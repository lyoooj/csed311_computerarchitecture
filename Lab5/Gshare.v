==> flow/design.v <==
module mux_2x1 (input [31:0] input_1, 
            input [31:0] input_2, 
            input control, 
            output reg [31:0] mux_out);
always @(*) begin
    if (control == 1'b0) begin 
        mux_out = input_1;
    end
    else begin 
        mux_out = input_2;
    end
end
endmodule
module Gshare(input reset,
              input clk,
              input is_branch,
              input is_jal,
              input is_jalr,
              input [31:0] actual_branch_target,
              input actual_taken,
              input prediction_correct,
              input [4:0] pht_update_index,
              input [31:0] current_pc,
              input [31:0] ID_EX_pc,
              output reg [4:0] pht_index,
              output reg [31:0] next_pc);
reg [31:0] taken;                    
reg [31:0] counter_update;           
reg [31:0] prediction;               
reg [4:0] bhsr;                      
reg [24:0] tag_table [31:0];         
reg [31:0] btb [31:0];               
wire [4:0] btb_index;                
wire [31:0] branch_target;           
wire [24:0] tag;                     
wire pht_prediction;                 
wire gshare_taken;                   
wire [24:0] tag_write;
wire [4:0] btb_write_index;
integer k;
assign tag = current_pc[31:7];
assign btb_index = current_pc[6:2];
assign tag_write = ID_EX_pc[31:7];
assign btb_write_index = ID_EX_pc[6:2];
assign pht_index = bhsr ^ btb_index;
assign branch_target = btb[btb_index];
assign pht_prediction = prediction[pht_index];
assign gshare_taken = pht_prediction && (tag == tag_table[btb_index]);
genvar i;
generate
    for (i = 0; i < 32; i = i + 1) begin
        saturation_counter predictor(
            .reset(reset),
            .clk(clk),
            .counter_update(counter_update[i]),
            .actual_taken(taken[i]),
            .prediction(prediction[i])
        );
    end
endgenerate
always @(posedge clk) begin
    if (reset) begin  
        bhsr <= 5'b0;
        for (k = 0; k < 32; k = k + 1) begin
            tag_table[k] <= 25'b1111111111111111111111111;
            btb[k] <= 32'b0;
            taken[k] <= 1'b0;
            counter_update[k] <= 1'b0;
        end
    end
    else begin
        if (is_branch) begin  
            if (!prediction_correct && actual_taken) begin
                btb[btb_write_index] <= actual_branch_target;
                tag_table[btb_write_index] <= tag_write;
            end
            for (k = 0; k < 32; k = k + 1) begin
                if (k == {27'b0, pht_update_index}) begin
                    taken[k] <= actual_taken;
                    counter_update[k] <= 1'b1;
                end 
                else begin
                    taken[k] <= 1'b0;
                    counter_update[k] <= 1'b0;
                end
            end
            bhsr <= {actual_taken, bhsr[4:1]};
        end
        else if (is_jal || is_jalr) begin
            if (!prediction_correct) begin
                btb[ID_EX_pc[6:2]] <= actual_branch_target;
                tag_table[ID_EX_pc[6:2]] <= tag_write;   
            end
            for (k = 0; k < 32; k = k + 1) begin
                if (k == {27'b0, pht_update_index}) begin
                    taken[k] <= actual_taken;
                    counter_update[k] <= 1'b1;
                end 
                else begin
                    taken[k] <= 1'b0;
                    counter_update[k] <= 1'b0;
                end
            end     
        end
        else begin
            for (k = 0; k < 32; k = k + 1) begin
                taken[k] <= 1'b0;
                counter_update[k] <= 1'b0;
            end
        end
    end
end
mux_2x1 next_pc_mux(
    .input_1(current_pc + 4),
    .input_2(branch_target),
    .control(gshare_taken),
    .mux_out(next_pc)
);
endmodule
module saturation_counter (input reset,
                           input clk,
                           input counter_update,
                           input actual_taken,
                           output reg prediction);
reg [1:0] state;
always @(posedge clk) begin
    if (reset) begin
        state <= 2'b11;
    end else begin
        if (counter_update) begin
            if (actual_taken) begin
                if (state != 2'b11) begin
                    state <= state + 1;
                end 
            end 
            else begin
                if (state != 2'b00) begin
                    state <= state - 1;
                end
            end
        end
    end
end
always @(*) begin
    if (state == 2'b00 || state == 2'b01) begin
        prediction = 1'b0;
    end 
    else begin
        prediction = 1'b1;
    end
end
endmodule
# Step by step through the tools: Gshare
# Tool output for the design above, in the order of the flow.
# Lines are those of the file above, counted from 1.
# Operators: Yosys type, input widths -> output width; for muxes data width and select width s.
# Library cell names are shortened.
# Not given: -
# setup
top_module,Gshare
clock,clk
library,sky130hd
corner,tt_025C_1v80

# Elaborated design
# Counts by Yosys on the flattened word-level netlist (proc, flatten, opt, wreduce; memories kept). Register bits leave out memories and registers merged into their read ports (data or address). Print and check cells are left out.
# Yosys's memory passes give these memory sizes; they may raise the number of words (mostly to a power of two), join words into wider ones and drop unused or constant bits.
# classes
n_eq,128
mux,345
shifts,1
n_addsub,65
bitwise,3
n_reduce_logical,165
# ops
op,n
$mux 32,9
$mux 1,232
$mux 25,8
$mux 2,96
$reduce_bool 2->1,64
$reduce_and 3->1,32
$eq 5x5->1 const A,16
$add 2x1->2 const B,32
$sub 2x1->2 const B,32
$eq 2x1->1 const B,32
$ne 2x1->1 const B,32
$ne 2x2->1 const B,32
$logic_not 2->1,32
$eq 4x5->1 const A,8
$logic_or 1x1->1,33
$add 32x3->32 const B,1
$shiftx 32x5->1,1
$eq 25x25->1,1
$eq 3x5->1 const A,4
$eq 2x5->1 const A,2
$eq 1x5->1 const A,1
$xor 5x5->5,1
$logic_not 5->1,1
$or 1x1->1,2
$logic_and 1x1->1,2
$logic_not 1->1,1
# word_totals
out_inout_bits,37
inputBits,108
memories,2
ram_bits,1824
register_bits,133
wordCells,806
# mem_list
memory,words,width,line_no,text
btb,32,32,32,reg [31:0] btb [31:0];
tag_table,32,25,31,reg [24:0] tag_table [31:0];

# Depth
# Yosys ltp: most cells in a row. Word level: on the elaborated netlist, between registers, memories and ports. Mapped: between sequential cells and ports; inverters and the memories' decode and read muxes count.
# logic_depth
ltp_word,6
abc_area,0
mapped_depth,17

# After synthesis
# The flow's flattened synthesis, as Yosys stat reports it; memories are mapped. The netlist is that of the ABC_AREA named above (0 if unset); the other value can give another one.
# The area totals of this step are shown rounded.
# mapped
mapped_cells,6235
mapped_area_mm2,0.091
ffs,1957
# types
cell,n,area_total_um2
edfxtp_1,1824,5.48E+04
mux4_2,456,1.03E+04
and2_1,1034,6.47E+03
or3_1,807,5.05E+03
dfxtp_1,133,2.66E+03
clkbuf_1,538,2.02E+03
mux2i_1,175,1751.68
ha_1,97,1.21E+03
nor2_1,189,709.43
nand2_1,187,701.923
o21ai_0,114,570.547
xnor2_1,63,551.779
inv_1,99,371.606
a21oi_1,65,325.312
a22oi_1,42,315.302
a211oi_1,35,262.752
o221ai_1,24,210.202
buf_2,41,205.197
# Not listed: further types 43, cells in them 312.
# By module: a second synthesis without flattening, with its own total; a netlist apart from the flattened one above.
# hier_totals
hier_cells,6070
area_unflattened_mm2,0.091
# Rows give one instance, submodules left out.
# by_module
mod,cells,n_inst,mod_seq_area_mm2,area_mm2
Gshare,5554,1,0.056,0.086
saturation_counter,15,32,0.00004,0.00014
mux_2x1,36,1,0,0.00054

# Timing after synthesis
# Path of least setup slack by OpenSTA after synthesis, without wires, with an ideal clock, recovery checks aside; 20% of the period is set as input and as output delay. Where synthesis merged equal registers, the netlist keeps one of their names.
# synth_timing
path_type,input to register
from,input port is_branch
to,memory btb[0][0]
t_required_ns,7.649
path_delay_ns,6.139
path_buffers,3
driving_pins,8
arrival_ns,7.228
input_delay_ns,1.640
setup_slack_ns,0.421
tclk_ns,8.2
t_first_pin_ns,1.640
synth_period_reached_ns,7.779
# "path_delay_ns" = arrival - input delay + setup time.
# "driving_pins" counts driving pins, that of a launching flip-flop among them; a cell with two outputs on the path counts twice.
# "synth_period_reached_ns" is the clock period less the worst setup slack; recovery checks do not enter. This is arithmetic on one report: input and output delays are still those of the set period (20% each).
# Between the ends stands the longest chain of elaborated cells between them, by number of cells; it is not shown to be the way that was timed. Of several equally long chains one is given.
# Each line given opens the expression or statement behind the cell; cells for indexed reads and writes are added by Yosys, which also makes memories of some case tables.
# Only ways into the end's enable, where the timed path ends, are counted here.
# synth_between
path_cell_list,clkbuf_1 -> nor3_1 -> a2111oi_0 -> nor2b_1 -> nand2_1 -> clkbuf_1 -> clkbuf_1 -> o21ai_0
elab_chain_cells,3
cone_cells,5
cone_lines,2
classes_between,4 x mux; 1 x logic
# synth_rtl
item,line_no,text
"start, declared",16,"input is_branch,"
$mux 1,72,if (is_branch) begin
$mux 1,62,if (reset) begin
$or 1x1->1,-,
"end, declared",32,reg [31:0] btb [31:0];

# Timing after layout
# Path of least setup slack in the final report of entry A (OpenROAD, finished layout, wires in). Where an end is a register, its clock arrival counts in the times.
# layout_timing
path_type,input to output
from,input port current_pc[4]
to,output port next_pc[13]
tclk_ns,7.32
driving_pins,17
t_required_ns,5.86
arrival_ns,5.83
t_first_pin_ns,1.46
input_delay_ns,1.46
path_buffers,7
out_delay_ns,1.46
setup_slack_ns,0.03
# Between the ends stands the longest chain of elaborated cells between them, by number of cells; it is not shown to be the way that was timed. Of several equally long chains one is given.
# layout_between
path_cell_list,buf_8 -> nor2b_2 -> nand2_1 -> buf_4 -> o22ai_1 -> nor4_1 -> buf_4 -> xor2_1 -> nor4_2 -> nand4_1 -> nor4_4 -> buf_6 -> bufbuf_16 -> buf_4 -> nor2_1 -> a21oi_1 -> clkdlybuf4s50_1
elab_chain_cells,4
cone_cells,8
cone_lines,7
classes_between,1 x add/sub; 1 x eq/ne; 1 x shift; 1 x mux; 1 x logic; 1 x reduce/logical; 2 x memory
# layout_rtl
item,line_no,text
"start, declared",23,"input [31:0] current_pc,"
$xor 5x5->5,45,assign pht_index = bhsr ^ btb_index;
$shiftx 32x5->1,47,assign pht_prediction = prediction[pht_index];
$logic_and 1x1->1,48,assign gshare_taken = pht_prediction && (tag == tag_table[btb_index]);
$mux 32,6,if (control == 1'b0) begin
"end, declared",26,output reg [31:0] next_pc);

# Gshare through Yosys and OpenROAD on sky130hd: 2 stored runs, unordered, with their settings and measured results. The constraints put input and output delay at 20% of the set period each and load the outputs with 0.01 pF.
# "achieved_clock_period_ns": clock period set for the run, less the worst setup slack. It is reckoned from that one timing run; input and output delays stay at 20% of the period that was set.
# "critical_path_time_ns": the worst setup path's part of the clock period (all of it between registers, 20% less for each end at a port) less its slack. A launch clock that arrives late makes it longer, a capture clock that arrives late makes it shorter.
# The measured numbers are rounded.
# Among the settings, . means not set for that run.
name,entry A,entry B
period_ns,7.32,9.42
CORE_UTILIZATION,20,69
SETUP_SLACK_MARGIN,-0.16,.
PLACE_DENSITY_LB_ADDON,0.27,0.28
CELL_PAD_IN_SITES_GLOBAL_PLACEMENT,3,.
GPL_TIMING_DRIVEN,1,1
CTS_CLUSTER_SIZE,85,65
CTS_CLUSTER_DIAMETER,340,111
SLEW_MARGIN,10,20
CAP_MARGIN,20,20
CORE_MARGIN,2,9
GPL_ROUTABILITY_DRIVEN,.,0
critical_path_time_ns,4.36,5.13
worstPathKind,input to output,input to output
setup_tns_ns,0.000,0.000
total_die_area_mm2,0.46,0.15
achieved_clock_period_ns,7.290,8.897
post_route_util_frac,0.23,0.74
yosys.chip_area_mm2,0.091,0.091
final_cell_area_mm2,0.1,0.096
setup_ws_ns,0.030,0.52
